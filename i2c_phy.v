==> flow/design.v <==
`timescale 1ns / 1ps
module i2c_phy#(
parameter       IIC_F100K = 10'd500,             
parameter       IIC_F400K = 10'd125             
)(
input                   clk_50m,
input                   rst_n,
input           [1:0]   cmd,
input           [15:0]  addr_and_data,
input           [6:0]   device_addr,
output     reg          done,
output     reg  [7:0]   rd_data,
inout                   SDA,
inout                   SCL                      
);
localparam      IIC_F4_1 = IIC_F100K / 4 -1;                         
localparam      IIC_F4_2 = (IIC_F100K / 4) *2 -1;                    
localparam      IIC_F4_3 = (IIC_F100K / 4) *3 -1;                    
localparam      IIC_F4_4 = IIC_F100K -1;                             
localparam      DELAY = 1000;            
reg         [8:0]   st;
reg         [8:0]   back_st;
reg         [15:0]  delay_cnt;
reg         [9:0]   count; 
reg                 ack;
reg         [7:0]   send_data;
reg         [8:0]   send_data_1; 
reg         [7:0]   n;  
reg                 sel_sda, reg_sda;
reg                 sel_scl, reg_scl;
assign  SDA = sel_sda ? reg_sda : 1'bz;
assign  SCL = sel_scl ? reg_scl : 1'bz;
always @ (posedge clk_50m)
if(!rst_n)
begin
    st <= 0;
    back_st <= 0;
    delay_cnt <= 0;
    count <= 0;
    ack <= 0;
    sel_sda <= 0;
    sel_scl <= 0;
    reg_sda <= 0;
    reg_scl <= 0;
    done <= 0;
    rd_data <= 0;
    send_data <= 0;
    send_data_1 <= 0;
end
else if(cmd == 2'b01)                    
begin
case(st)
0:
begin
    st <= 1;  
    back_st <= 0;
    delay_cnt <= 0;
    count <= 0;
    ack <= 1;
    sel_sda <= 1;
    sel_scl <= 1;
    reg_sda <= 1;
    reg_scl <= 1;
    done <= 0;
    rd_data <= 0;
    send_data <= 0;
    send_data_1 <= 0;
    n <= 8'd9;
end
1:
begin
    sel_sda <= 1;
    sel_scl <= 1;
    if(count == 0) 
        reg_scl <= 1'b1;
    else if(count == IIC_F4_2)
        reg_scl <= 1'b0;
    if(count == 0)
        reg_sda <= 0;
    if(count == IIC_F4_3 - 1)
    begin
        count <= 0;
        st <= 2;
    end
    else
        count <= count +1;
end
2:
begin
    send_data <= {device_addr, 1'b0};                         
    st <= 22;
    back_st <= 3;
end
3: 
begin
    send_data <= {addr_and_data[15:9],1'b0};                         
    st <= 22;
    back_st <= 4;
end
4:
begin
    send_data_1 <= addr_and_data[8:0];                         
    st <= 33;
    back_st <= 5;
end
5:
begin
    sel_sda <= 1'b1;
    if(count == 0)
        reg_scl <= 1'b0;
    else if(count == IIC_F4_1)
        reg_scl <= 1'b1;  
    if(count == 0)
        reg_sda <= 1'b0;
    else if(count == IIC_F4_2)
        reg_sda <= 1'b1;
     if(count == IIC_F4_4 - 1)
     begin
        sel_scl <= 1'b1;
        sel_sda <= 1'b1;
        count <= 0;
        st <= 6;
     end
     else
        count <= count +1;
end
6:
begin
    if(delay_cnt == DELAY -1)                
    begin
        delay_cnt <= 0;
        done <= 1;
        st <= 7;
    end
    else
        delay_cnt <= delay_cnt +1;
end
7:
begin
    done <= 0;
    st <= 0;
end
22, 23, 24, 25, 26, 27, 28, 29:
begin
    sel_sda <= 1;
    reg_sda <= send_data[29 - st];
    if(count == 0)
        reg_scl <= 1'b0;
    else if(count == IIC_F4_1 )
        reg_scl <= 1'b1;
    else if(count == IIC_F4_3)
        reg_scl <= 1'b0;
    if(count == IIC_F4_4)
    begin
        count <= 0;
        st <= st +1;
    end
    else
        count <= count +1;
end
33:
begin
    sel_sda <= 1;
    reg_sda <= send_data_1[n-1];
    if(count == 0)
        reg_scl <= 1'b0;
    else if(count == IIC_F4_1 )
        reg_scl <= 1'b1;
    else if(count == IIC_F4_3)
        reg_scl <= 1'b0;
    if(count == IIC_F4_4)
    begin
        count <= 0;
    end
    if(n == 1)begin
        st <= 30;
    end
    else
        count <= count +1;
        n <= n-1;
        st <= st;
end
30:
begin
    sel_sda <= 1'b0;
    reg_sda <= 1'b1;
    if(count == IIC_F4_2 +1)
        ack <= SDA;
    if(count == 0)
        reg_scl <= 1'b0;
    else if(count == IIC_F4_1)
        reg_scl <= 1'b1;
    else if(count == IIC_F4_3)
        reg_scl <= 1'b0;
    if(count == IIC_F4_4 - 2)
    begin
        count <= 0;
        st <= 31;
    end
    else
        count <= count +1;
end
31:
begin
    if(!ack)begin
        st <= back_st;
    end
    else
        st <= 0;                         
end
default: st <= 0;
endcase
end 
else if(cmd == 2'b10)                    
begin
case(st)
0:
begin
    st <= 1;  
    back_st <= 0;
    delay_cnt <= 0;
    count <= 0;
    ack <= 1;
    sel_sda <= 1;
    sel_scl <= 1;
    reg_sda <= 1;
    reg_scl <= 1;
    done <= 0;
    rd_data <= 0;
    send_data <= 0;
end
1:
begin
    sel_sda <= 1;
    sel_scl <= 1;
    if(count == 0) 
        reg_scl <= 1'b1;
    else if(count == IIC_F4_2)
        reg_scl <= 1'b0;
    if(count == 0)
        reg_sda <= 0;
    if(count == IIC_F4_3 - 1)
    begin
        count <= 0;
        st <= 2;
    end
    else
        count <= count +1;
end
2:
begin
    send_data <= {device_addr, 1'b0};                         
    st <= 22;
    back_st <= 3;
end
3: 
begin
    send_data <= addr_and_data[15:9];                         
    st <= 22;
    back_st <= 4;
end
4:
begin
    sel_sda <= 1'b1;
    sel_scl <= 1'b1;
    if(count == 0)
        reg_scl <= 1'b0;
    else if(count == IIC_F4_1 )
        reg_scl <= 1'b1;
    else if(count == IIC_F4_3 )
        reg_scl <= 1'b0;
    if(count == 0)
        reg_sda <= 1'b1;
    else if(count == IIC_F4_2 )
        reg_sda <= 1'b0;
    if(count == IIC_F4_4 -1)
    begin
        count <= 0;
        st <= 5;
    end
    else
        count <= count +1;
end
5: 
begin
    send_data <= {device_addr, 1'b1};                         
    st <= 22;
    back_st <= 6;
end
6:
begin
    send_data <= 0;
    st <= 13;
    back_st <= 7;
end
7:
begin
    sel_sda <= 1'b1;
    if(count == 0)
        reg_scl <= 1'b0;
    else if(count == IIC_F4_1)
        reg_scl <= 1'b1;  
    if(count == 0)
        reg_sda <= 1'b0;
    else if(count == IIC_F4_2)
        reg_sda <= 1'b1;
     if(count == IIC_F4_4 - 1)
     begin
        sel_scl <= 1'b1;
        sel_sda <= 1'b1;
        count <= 0;
        st <= 8;
     end
     else
        count <= count +1;
end
8:
begin
    if(delay_cnt == DELAY -1)                
    begin
        delay_cnt <= 0;
        done <= 1;
        st <= 9;
    end
    else
        delay_cnt <= delay_cnt +1;
end
9:
begin
    done <= 0;
    st <= 0;
end
22, 23, 24, 25, 26, 27, 28, 29:
begin
    sel_sda <= 1;
    reg_sda <= send_data[29 - st];
    if(count == 0)
        reg_scl <= 1'b0;
    else if(count == IIC_F4_1 )
        reg_scl <= 1'b1;
    else if(count == IIC_F4_3)
        reg_scl <= 1'b0;
    if(count == IIC_F4_4)
    begin
        count <= 0;
        st <= st +1;
    end
    else
        count <= count +1;
end
30:
begin
    sel_sda <= 1'b0;
    reg_sda <= 1'b1;
    if(count == IIC_F4_2 +1)
        ack <= SDA;
    if(count == 0)
        reg_scl <= 1'b0;
    else if(count == IIC_F4_1)
        reg_scl <= 1'b1;
    else if(count == IIC_F4_3)
        reg_scl <= 1'b0;
    if(count == IIC_F4_4 - 2)
    begin
        count <= 0;
        st <= 31;
    end
    else
        count <= count +1;
end
31:
begin
    if(!ack)
        st <= back_st;
    else
        st <= 0;                         
end
13, 14, 15, 16, 17, 18, 19, 20:
begin
    sel_sda <= 1'b0; 
    if(count == IIC_F4_2)
        rd_data[20-st] <= SDA;
    if(count == 0)
        reg_scl <= 1'b0;
    else if( count == IIC_F4_1)
        reg_scl <= 1'b1;
    else if( count == IIC_F4_3)
        reg_scl <= 1'b0;
    if(count == IIC_F4_4)
    begin
        count <= 0;
        st<= st +1;
    end
    else
        count <= count +1;
end
21:
begin
    sel_sda <= 1'b1;
    reg_sda <= 1'b1;
    if(count == 0)
        reg_scl <= 1'b0;
    else if( count == IIC_F4_1)
        reg_scl <= 1'b1;
    else if( count == IIC_F4_3)
        reg_scl <= 1'b0;
    if(count == IIC_F4_4)
        begin
            count <= 0;
            st<= back_st;
        end
        else
            count <= count +1;
end
default:    st <= 0;
endcase
end
else
begin
    st <= 0;
    back_st <= 0;
    delay_cnt <= 0;
    count <= 0;
    ack <= 1;
    sel_sda <= 0;
    sel_scl <= 0;
    reg_sda <= 1;
    reg_scl <= 1;
    done <= 0;
    rd_data <= 0;
    send_data <= 0;
end
endmodule
From RTL to reports: i2c_phy
What the tools print for i2c_phy, step after step.
Lines are those of the file above, counted from 1.
Operators carry their Yosys type and port widths (W data, S select, Z words).
Cell names lack the library's common part.
{ "inputs": {"top": "i2c_phy", "clock": "clk_50m", "lib": "sky130hd", "lib_corner": "tt_025C_1v80"} }

Elaborated design
Counts by Yosys on the flattened word-level netlist (proc, flatten, opt, wreduce; memories kept). Register bits leave out memories and registers merged into their read ports (data or address). Print and check cells are left out. Cells with the same type and inputs are merged into one.
{ "word_totals": {"ff_bits": 83, "elab_cells": 217} }
{ "classes": {"addsub": 7, "eq_ne": 69, "n_shift": 4, "muxes": 84, "n_logic": 3, "reduce_logical": 36} }
{ "op_table": {"columns": ["operator", "count"], "rows": [
  ["$eq A9 B5 Y1 const B", 16],
  ["$mux W9", 14],
  ["$pmux W9 S11", 1],
  ["$pmux W9 S10", 1],
  ["$mux W10", 8],
  ["$pmux W16 S2", 2],
  ["$pmux W10 S6", 1],
  ["$eq A10 B9 Y1 const B", 5],
  ["$pmux W10 S5", 1],
  ["$mux W16", 3],
  ["$mux W8", 6],
  ["$eq A9 B4 Y1 const B", 5],
  ["$pmux W9 S5", 1],
  ["$eq A9 B3 Y1 const B", 4],
  ["$pmux W9 S4", 1],
  ["$shift A1 B33 Y8", 1],
  ["$shift A1 B33 Y8 const A", 1],
  ["$neg A32 Y33", 1],
  ["$shiftx A9 B32 Y1", 1],
  ["$pmux W8 S4", 1],
  ["$pmux W8 S2", 2],
  ["$mux W1", 29],
  ["$ne A4 B4 Y1 const B", 7],
  ["$pmux W8 S3", 1],
  ["$eq A10 B8 Y1 const B", 2],
  ["$sub A5 B9 Y10 const A", 2],
  ["$reduce_or A19 Y1", 1],
  ["$eq A9 B2 Y1 const B", 2]
]} }
Not listed: further kinds 50, cells in them 83.

Longest topological paths
Depth = most cells in a row (Yosys ltp): at word level without a register or memory, in the mapped netlist without a sequential cell, where the memories' decode and read muxes count.
{ "depth": {"ltp_word": 10, "abc_area": 0, "depth_mapped": 19, "mapped_depth_nobuf": 17} }

Netlist
Source: synth_stat.txt of the flow (Yosys; design flattened, memories mapped). It holds for the ABC_AREA given above (unset counts as 0); a run with the other value may have another netlist.
Totals and module areas in this step are rounded.
{ "by_type": {"columns": ["type", "count", "area_total_um2"], "rows": [
  ["dfxtp_1", 67, 1.34E+03],
  ["nor2_1", 81, 304.042],
  ["ha_1", 22, 275.264],
  ["edfxtp_1", 8, 240.23],
  ["xor2_1", 24, 210.202],
  ["nand2_1", 55, 206.448],
  ["o21ai_0", 39, 195.187],
  ["xnor2_1", 22, 192.685],
  ["a21oi_1", 38, 190.182],
  ["nand4_1", 29, 181.424],
  ["nand3_1", 26, 130.125],
  ["a22oi_1", 17, 127.622],
  ["clkbuf_1", 29, 108.854],
  ["nor3_1", 21, 105.101],
  ["mux4_2", 4, 90.086],
  ["a31oi_1", 13, 81.328],
  ["and3_1", 11, 68.816],
  ["nor2b_1", 11, 68.816]
]} }
Other cell types: 58; their cells: 178.
{ "synth_totals": {"mapped_cells": 695, "yosys_area_um2": 5500, "flip_flops": 75, "buffers": 41} }

Path before layout
OpenSTA on the mapped netlist: ideal clock, no wires. The path of least setup slack (recovery checks aside). Input and output delay are each 20% of the period. Register names are those of the netlist, which keeps one name where synthesis merged equal registers.
{ "synth_timing": {"kind": "reg2reg", "startpoint": "register st[0]", "endpoint": "register rd_data[7]", "clock_period_ns": 3.97, "launch_ns": 0.000, "arrival_time_ns": 4.080, "slack_ns": -0.233, "path_delay_ns": 4.203, "stages": 18, "n_path_buf": 2, "synth_period_reached_ns": 4.203} }
"path_delay_ns" = arrival - input delay + setup time.
"stages" counts driving pins, that of a launching flip-flop among them; a cell with two outputs on the path counts twice.
"synth_period_reached_ns" is the clock period less the worst setup slack; recovery checks do not enter. This is arithmetic on one report: input and output delays are still those of the set period (20% each).
The rows between start and end are the longest chain of elaborated cells between them; the timing report does not say that the signal goes this way. Where chains are equally long, one stands for them.
A line is the first line of the expression or statement that the cell stems from. Yosys adds cells for indexed reads and writes and turns some case tables into memories.
At most two assigning lines are given for a register; there are more.
Lines with a computed index may be missing from the assigning lines.
{ "synth_via": {"cell_sequence": "dfxtp_1 clkbuf_1 clkbuf_1 inv_1 ha_1 or2_2 nor3_1 o2111ai_1 or2_2 ha_1 nor4b_1 nand2_1 nor3_1 nand3_1 or4_1 or2_1 a21oi_1 o22ai_1", "elab_chain_len": 10, "cells_between": 26} }
{ "synth_lines": {"columns": ["element", "line_no", "rtl"], "rows": [
  ["start, declared", 21, "reg         [8:0]   st;"],
  ["start, assigned", 156, "st <= st +1;"],
  ["start, assigned", 181, "st <= st;"],
  ["$sub A5 B9 Y10", 382, "rd_data[20-st] <= SDA;"],
  ["$neg A32 Y33", 382, null],
  ["$shift A1 B33 Y8", 382, null],
  ["$not A8 Y8", 382, null],
  ["$and A8 B8 Y8", 382, null],
  ["$or A8 B8 Y8", 382, null],
  ["$mux W8", 381, "if(count == IIC_F4_2)"],
  ["$pmux W8 S2", 216, "case(st)"],
  ["$mux W8", 214, "else if(cmd == 2'b10)"],
  ["$mux W8", 50, "else if(cmd == 2'b01)"],
  ["end, assigned", 46, "rd_data <= 0;"],
  ["end, assigned", 65, "rd_data <= 0;"],
  ["end, declared", 12, "output     reg  [7:0]   rd_data,"]
]} }

Path in the finished layout
Path of least setup slack in the final report of flow run 1 (OpenROAD, finished layout, wires in). Where an end is a register, its clock arrival counts in the times.
{ "layout_timing": {"kind": "reg2reg", "startpoint": "register st[1]", "endpoint": "register rd_data[7]", "clock_period_ns": 5.3, "launch_ns": 0.34, "arrival_time_ns": 4.75, "slack_ns": 0.78, "stages": 18, "n_path_buf": 0} }
The rows between start and end are the longest chain of elaborated cells between them; the timing report does not say that the signal goes this way. Where chains are equally long, one stands for them.
At most two assigning lines are given for a register; there are more.
Lines with a computed index may be missing from the assigning lines.
{ "layout_via": {"cell_sequence": "dfxtp_1 inv_1 ha_1 nor2b_1 o21ai_1 or3_1 nor3_1 a31oi_1 or2_2 ha_1 nor4b_1 nand2_1 nor3_1 nand3_1 or4_1 or2_1 a21oi_1 o22ai_1", "elab_chain_len": 10, "cells_between": 26} }
{ "layout_lines": {"columns": ["element", "line_no", "rtl"], "rows": [
  ["start, declared", 21, "reg         [8:0]   st;"],
  ["start, assigned", 156, "st <= st +1;"],
  ["start, assigned", 181, "st <= st;"],
  ["$sub A5 B9 Y10", 382, "rd_data[20-st] <= SDA;"],
  ["$neg A32 Y33", 382, null],
  ["$shift A1 B33 Y8", 382, null],
  ["$not A8 Y8", 382, null],
  ["$and A8 B8 Y8", 382, null],
  ["$or A8 B8 Y8", 382, null],
  ["$mux W8", 381, "if(count == IIC_F4_2)"],
  ["$pmux W8 S2", 216, "case(st)"],
  ["$mux W8", 214, "else if(cmd == 2'b10)"],
  ["$mux W8", 50, "else if(cmd == 2'b01)"],
  ["end, assigned", 46, "rd_data <= 0;"],
  ["end, assigned", 65, "rd_data <= 0;"],
  ["end, declared", 12, "output     reg  [7:0]   rd_data,"]
]} }

==> runs of i2c_phy <==
Measured data: module i2c_phy, platform sky130hd, 2 stored runs of the flow under differing settings, order arbitrary. Input and output delays are each 20% of the period that was set; the output load is 0.01 pF.
"achieved_period_ns" = clock period - worst setup slack. The figure is calculated, with input and output delays left at 20% of the set period.
The results are shown rounded.
[
  {
    "run": "flow run 1",
    "settings": { "period_ns": 5.3, "SETUP_SLACK_MARGIN": 0.21, "CAP_MARGIN": 20, "CORE_MARGIN": 2, "CORE_UTILIZATION": 40, "SLEW_MARGIN": 20 },
    "results": { "yosys_chip_area_um2": 5500, "die_footprint_um2": 15000, "layout_utilization_pct": 47, "fin_ws_ns": 0.78, "timing.setup.tns_ns": 0.000, "holdWs_ns": 0.46, "achieved_period_ns": 4.524 }
  },
  {
    "run": "flow run 2",
    "settings": { "period_ns": 4.15, "CORE_UTILIZATION": 58, "CELL_PAD_IN_SITES_DETAIL_PLACEMENT": 1, "SLEW_MARGIN": 40, "MAX_ROUTING_LAYER": "met4", "CAP_MARGIN": 20, "CORE_MARGIN": 2 },
    "results": { "yosys_chip_area_um2": 5500, "die_footprint_um2": 10000, "layout_utilization_pct": 69, "fin_ws_ns": -0.009, "timing.setup.tns_ns": -0.009, "holdWs_ns": 0.51, "achieved_period_ns": 4.159 }
  }
]
